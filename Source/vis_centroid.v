==> flow/design.v <==
`timescale 1ns / 1ps
module vis_centroid
#(
    parameter IMG_H = 720,
    parameter IMG_W = 1280
)
(
    input clk,
    input de,
    input vsync,
    input hsync,
    input [23:0] mask,
    input [10:0] xcent,
    input [9:0] ycent,
    output [23:0] pixel_out
    );
reg [10:0] x_pos = 0;
reg [9:0] y_pos = 0;
reg prev_vsync = 0;
wire eof;
reg [19:0] m = 0;
reg [31:0] m_x = 0;
reg [31:0] m_y = 0;
always @(posedge clk)
begin
    if(vsync)
    begin
        x_pos <= 0;
        y_pos <= 0;
    end
    else
        if(de)
        begin
            x_pos <= x_pos + 1;
            if(x_pos == IMG_W-1)
            begin
                x_pos <= 0;
                y_pos <= y_pos + 1;
                if(y_pos == IMG_H-1) y_pos <= 0;
            end
        end      
end
assign pixel_out=((x_pos[10:0]==xcent || y_pos[9:0]==ycent)?8'hff:mask);
endmodule
* Step by step through the tools: vis_centroid
The steps from the RTL of vis_centroid to its reports follow in flow order.
Lines are those of the file above, counted from 1.
Operators carry their Yosys type and port widths (W data, S select, Z words).
Cell names lack the library's common part.
A cell with n/a has no value.
- Design top :: vis_centroid
- Clock input :: clk
- Standard-cell library :: sky130hd
- Timing corner :: tt_025C_1v80

* Word level
Source: Yosys, flattened and elaborated, memories not mapped. Widths are those after wreduce. Registers that Yosys merges into a memory's read port (data or address) are not register bits. Print and check cells do not count. Equal cells are merged and count once.
- Bits of input ports :: 49
- Output and inout port bits :: 24
- Register bits :: 21
- Elaborated cells :: 13
- Reductions and logical operators :: 2
- Mux-type cells :: 3
- Add/subtract/negate cells :: 2
- Equality and inequality tests :: 4
** Operators with widths (count)
- $mux W24 :: 1
- $add A11 B1 Y11 const B :: 1
- $eq A11 B11 Y1 :: 1
- $eq A11 B11 Y1 const B :: 1
- $mux W11 :: 1
- $add A10 B1 Y10 const B :: 1
- $eq A10 B10 Y1 :: 1
- $eq A10 B10 Y1 const B :: 1
- $mux W10 :: 1
- $reduce_and A2 Y1 :: 1
- $logic_or A1 B1 Y1 :: 1

* Longest topological paths
Longest topological path by Yosys (ltp), each cell counted once; first at word level (registers and memories cut), then after technology mapping (sequential cells cut; the memories' decode and read muxes count).
- Word-level depth :: 3
- ABC_AREA :: 0
- Mapped depth :: 7
- Mapped depth without buffers :: 5

* Mapped cells and area
The flow's flattened synthesis, as Yosys stat reports it; memories are mapped. The netlist is that of the ABC_AREA named above (0 if unset); the other value can give another one.
The area totals of this step are shown rounded.
** Cells by type
- dfxtp_1 :: count 21, area in all 420.403 um2
- xnor2_1 :: count 21, area in all 183.926 um2
- nor3b_1 :: count 16, area in all 120.115 um2
- xor2_1 :: count 8, area in all 70.067 um2
- or3_1 :: count 11, area in all 68.816 um2
- a21oi_1 :: count 12, area in all 60.058 um2
- nand4_1 :: count 9, area in all 56.304 um2
- nand3_1 :: count 10, area in all 50.048 um2
- buf_6 :: count 3, area in all 33.782 um2
- nand2_1 :: count 8, area in all 30.029 um2
- nor3_1 :: count 6, area in all 30.029 um2
- o32ai_1 :: count 3, area in all 26.275 um2
- and3_1 :: count 4, area in all 25.024 um2
- ha_1 :: count 2, area in all 25.024 um2
- and3_2 :: count 3, area in all 22.522 um2
- clkbuf_1 :: count 6, area in all 22.522 um2
- nand2b_1 :: count 3, area in all 18.768 um2
- nor2b_1 :: count 3, area in all 18.768 um2
Not listed: further types 21, cells in them 29.
- Mapped cells :: 178
- Cell area after synthesis :: 1510 um2
- Buffer cells :: 12
- Sequential part of the area :: 420 um2
- Mapped flip-flops :: 21

* Timing after synthesis
Path of least setup slack by OpenSTA after synthesis, without wires, with an ideal clock, recovery checks aside; 20% of the period is set as input and as output delay. Where synthesis merged equal registers, the netlist keeps one of their names.
- Kind :: input to output
- Start point :: input port ycent[2]
- End point :: output port pixel_out[4]
- Required time :: 1.912 ns
- Stages on the path :: 5
- Period :: 2.39 ns
- Arrival time :: 1.521 ns
- Slack :: 0.391 ns
- Launch time at the first pin :: 0.478 ns
- Path delay :: 1.043 ns
- External output delay :: 0.478 ns
- Synthesis period reached :: 1.999 ns
"path delay" = arrival - input delay + setup time.
A path that ends at an output port has no setup time.
"stages on the path" counts driving pins, that of a launching flip-flop among them; a cell with two outputs on the path counts twice.
"synthesis period reached" is the clock period less the worst setup slack; recovery checks do not enter. This is arithmetic on one report: input and output delays are still those of the set period (20% each).
The rows between start and end are the longest chain of elaborated cells between them; the timing report does not say that the signal goes this way. Where chains are equally long, one stands for them.
Each line given opens the expression or statement behind the cell; cells for indexed reads and writes are added by Yosys, which also makes memories of some case tables.
- Path through :: xnor2_1 nand4_1 nor4_2 clkbuf_1 or3_1
- Length of the longest elaborated chain :: 3
- Elaborated cells between the ends (all ways) :: 3
- RTL lines with such cells :: 1
** Ends and longest elaborated chain, after synthesis
- start: declaration :: line 14 : input [9:0] ycent,
- $eq A10 B10 Y1 :: line 43 : assign pixel_out=((x_pos[10:0]==xcent || y_pos[9:0]==ycent)?8'hff:mask);
- $logic_or A1 B1 Y1 :: line 43
- $mux W24 :: line 43
- end: declaration :: line 15 : output [23:0] pixel_out

* Timing after layout
From the final timing report of job 1: the path of least setup slack in the routed layout; clock arrival at registers is part of the times.
- Kind :: register to output
- Start point :: register y_pos[9]
- End point :: output port pixel_out[22]
- External output delay :: 0.26 ns
- Arrival time :: 2.00 ns
- Required time :: 1.04 ns
- Stages on the path :: 9
- Launch time at the first pin :: 0.27 ns
- Slack :: -0.96 ns
- Period :: 1.3 ns
The rows between start and end are the longest chain of elaborated cells between them; the timing report does not say that the signal goes this way. Where chains are equally long, one stands for them.
A register here has more assigning lines than the two given.
- Path through :: dfxtp_2 xnor2_2 nand4_1 nor4_4 buf_4 buf_6 buf_12 nor3b_2 buf_2
- Length of the longest elaborated chain :: 3
- Elaborated cells between the ends (all ways) :: 3
- RTL lines with such cells :: 1
** Ends and longest elaborated chain, after layout
- start: declaration :: line 18 : reg [9:0] y_pos = 0;
- start: assignment :: line 29 : y_pos <= 0;
- start: assignment :: line 38 : y_pos <= y_pos + 1;
- $eq A10 B10 Y1 :: line 43 : assign pixel_out=((x_pos[10:0]==xcent || y_pos[9:0]==ycent)?8'hff:mask);
- $logic_or A1 B1 Y1 :: line 43
- $mux W24 :: line 43
- end: declaration :: line 15 : output [23:0] pixel_out

Subject: vis_centroid on sky130hd, stored results

Hello all,

Measured results for vis_centroid: 2 stored runs of the Yosys and OpenROAD flow on sky130hd. The settings differ; the order carries no meaning. The constraints put input and output delay at 20% of the set period each and load the outputs with 0.01 pF.
"clock period reached" = clock period - worst setup slack. The figure is calculated, with input and output delays left at 20% of the set period.
"critical path time" = time allowed to the worst setup path (clock period - input delay - output delay, where it has them) - its slack; a late launch clock adds to it, a late capture clock takes from it.
"total power after layout" rests on the timing tool's default activity at the inputs, not on a simulated workload.
The measured numbers are rounded.

* Job 1
** Files
==> flow/run.sh <==
#!/bin/bash
# the make line also repeats the synthesis and layout settings of config.mk as NAME=value (left out here)
make -C /OpenROAD-flow-scripts/flow DESIGN_CONFIG=/design/flow/config.mk WORK_HOME=/design/flow/orfs CLKGATE_MAP_FILE= finish
==> flow/config.mk <==
export PLATFORM = sky130hd
export DESIGN_NAME = vis_centroid
export DESIGN_NICKNAME = vis_centroid
export VERILOG_FILES = /design/flow/design.v
export SDC_FILE = /design/flow/constraint.sdc
export NUM_CORES = 4
export LEC_CHECK = 0
export CAP_MARGIN = 20
export CORE_MARGIN = 2
export CORE_UTILIZATION = 40
export SLEW_MARGIN = 20
==> flow/constraint.sdc <==
create_clock -name core_clock -period 1.3 [get_ports {clk}]
set_input_delay 0.2600 -clock core_clock [delete_from_list [all_inputs] [get_ports {clk}]]
set_output_delay 0.2600 -clock core_clock [all_outputs]
set_load 0.01 [all_outputs]
** Results
- Clock period reached :: 2.260 ns
- Worst hold slack :: 0.592 ns
- Area inside the die boundary :: 4280 um2
- Standard-cell area after layout :: 3390 um2
- Worst setup slack after layout :: -0.960 ns
- Total power after layout :: 1500 uW
- Critical path time :: 2.00 ns
- Type of the worst setup path :: register to output
- Post-route utilization :: 93.3 %
- Synthesis area :: 1510 um2
- Total negative slack :: -27.0 ns

* Job 2
** Files
==> flow/run.sh <==
#!/bin/bash
# the make line also repeats the synthesis and layout settings of config.mk as NAME=value (left out here)
make -C /OpenROAD-flow-scripts/flow DESIGN_CONFIG=/design/flow/config.mk WORK_HOME=/design/flow/orfs CLKGATE_MAP_FILE= finish
==> flow/config.mk <==
export PLATFORM = sky130hd
export DESIGN_NAME = vis_centroid
export DESIGN_NICKNAME = vis_centroid
export VERILOG_FILES = /design/flow/design.v
export SDC_FILE = /design/flow/constraint.sdc
export NUM_CORES = 4
export LEC_CHECK = 0
export ABC_AREA = 1
export CAP_MARGIN = 20
export CORE_MARGIN = 2
export CORE_UTILIZATION = 66
export GPL_ROUTABILITY_DRIVEN = 1
export MAX_ROUTING_LAYER = met5
export PLACE_DENSITY = 0.67
export SLEW_MARGIN = 20
export TNS_END_PERCENT = 95
==> flow/constraint.sdc <==
create_clock -name core_clock -period 1.48 [get_ports {clk}]
set_input_delay 0.2960 -clock core_clock [delete_from_list [all_inputs] [get_ports {clk}]]
set_output_delay 0.2960 -clock core_clock [all_outputs]
set_load 0.01 [all_outputs]
** Results
No results, placement failed with GPL-0301.

Thanks
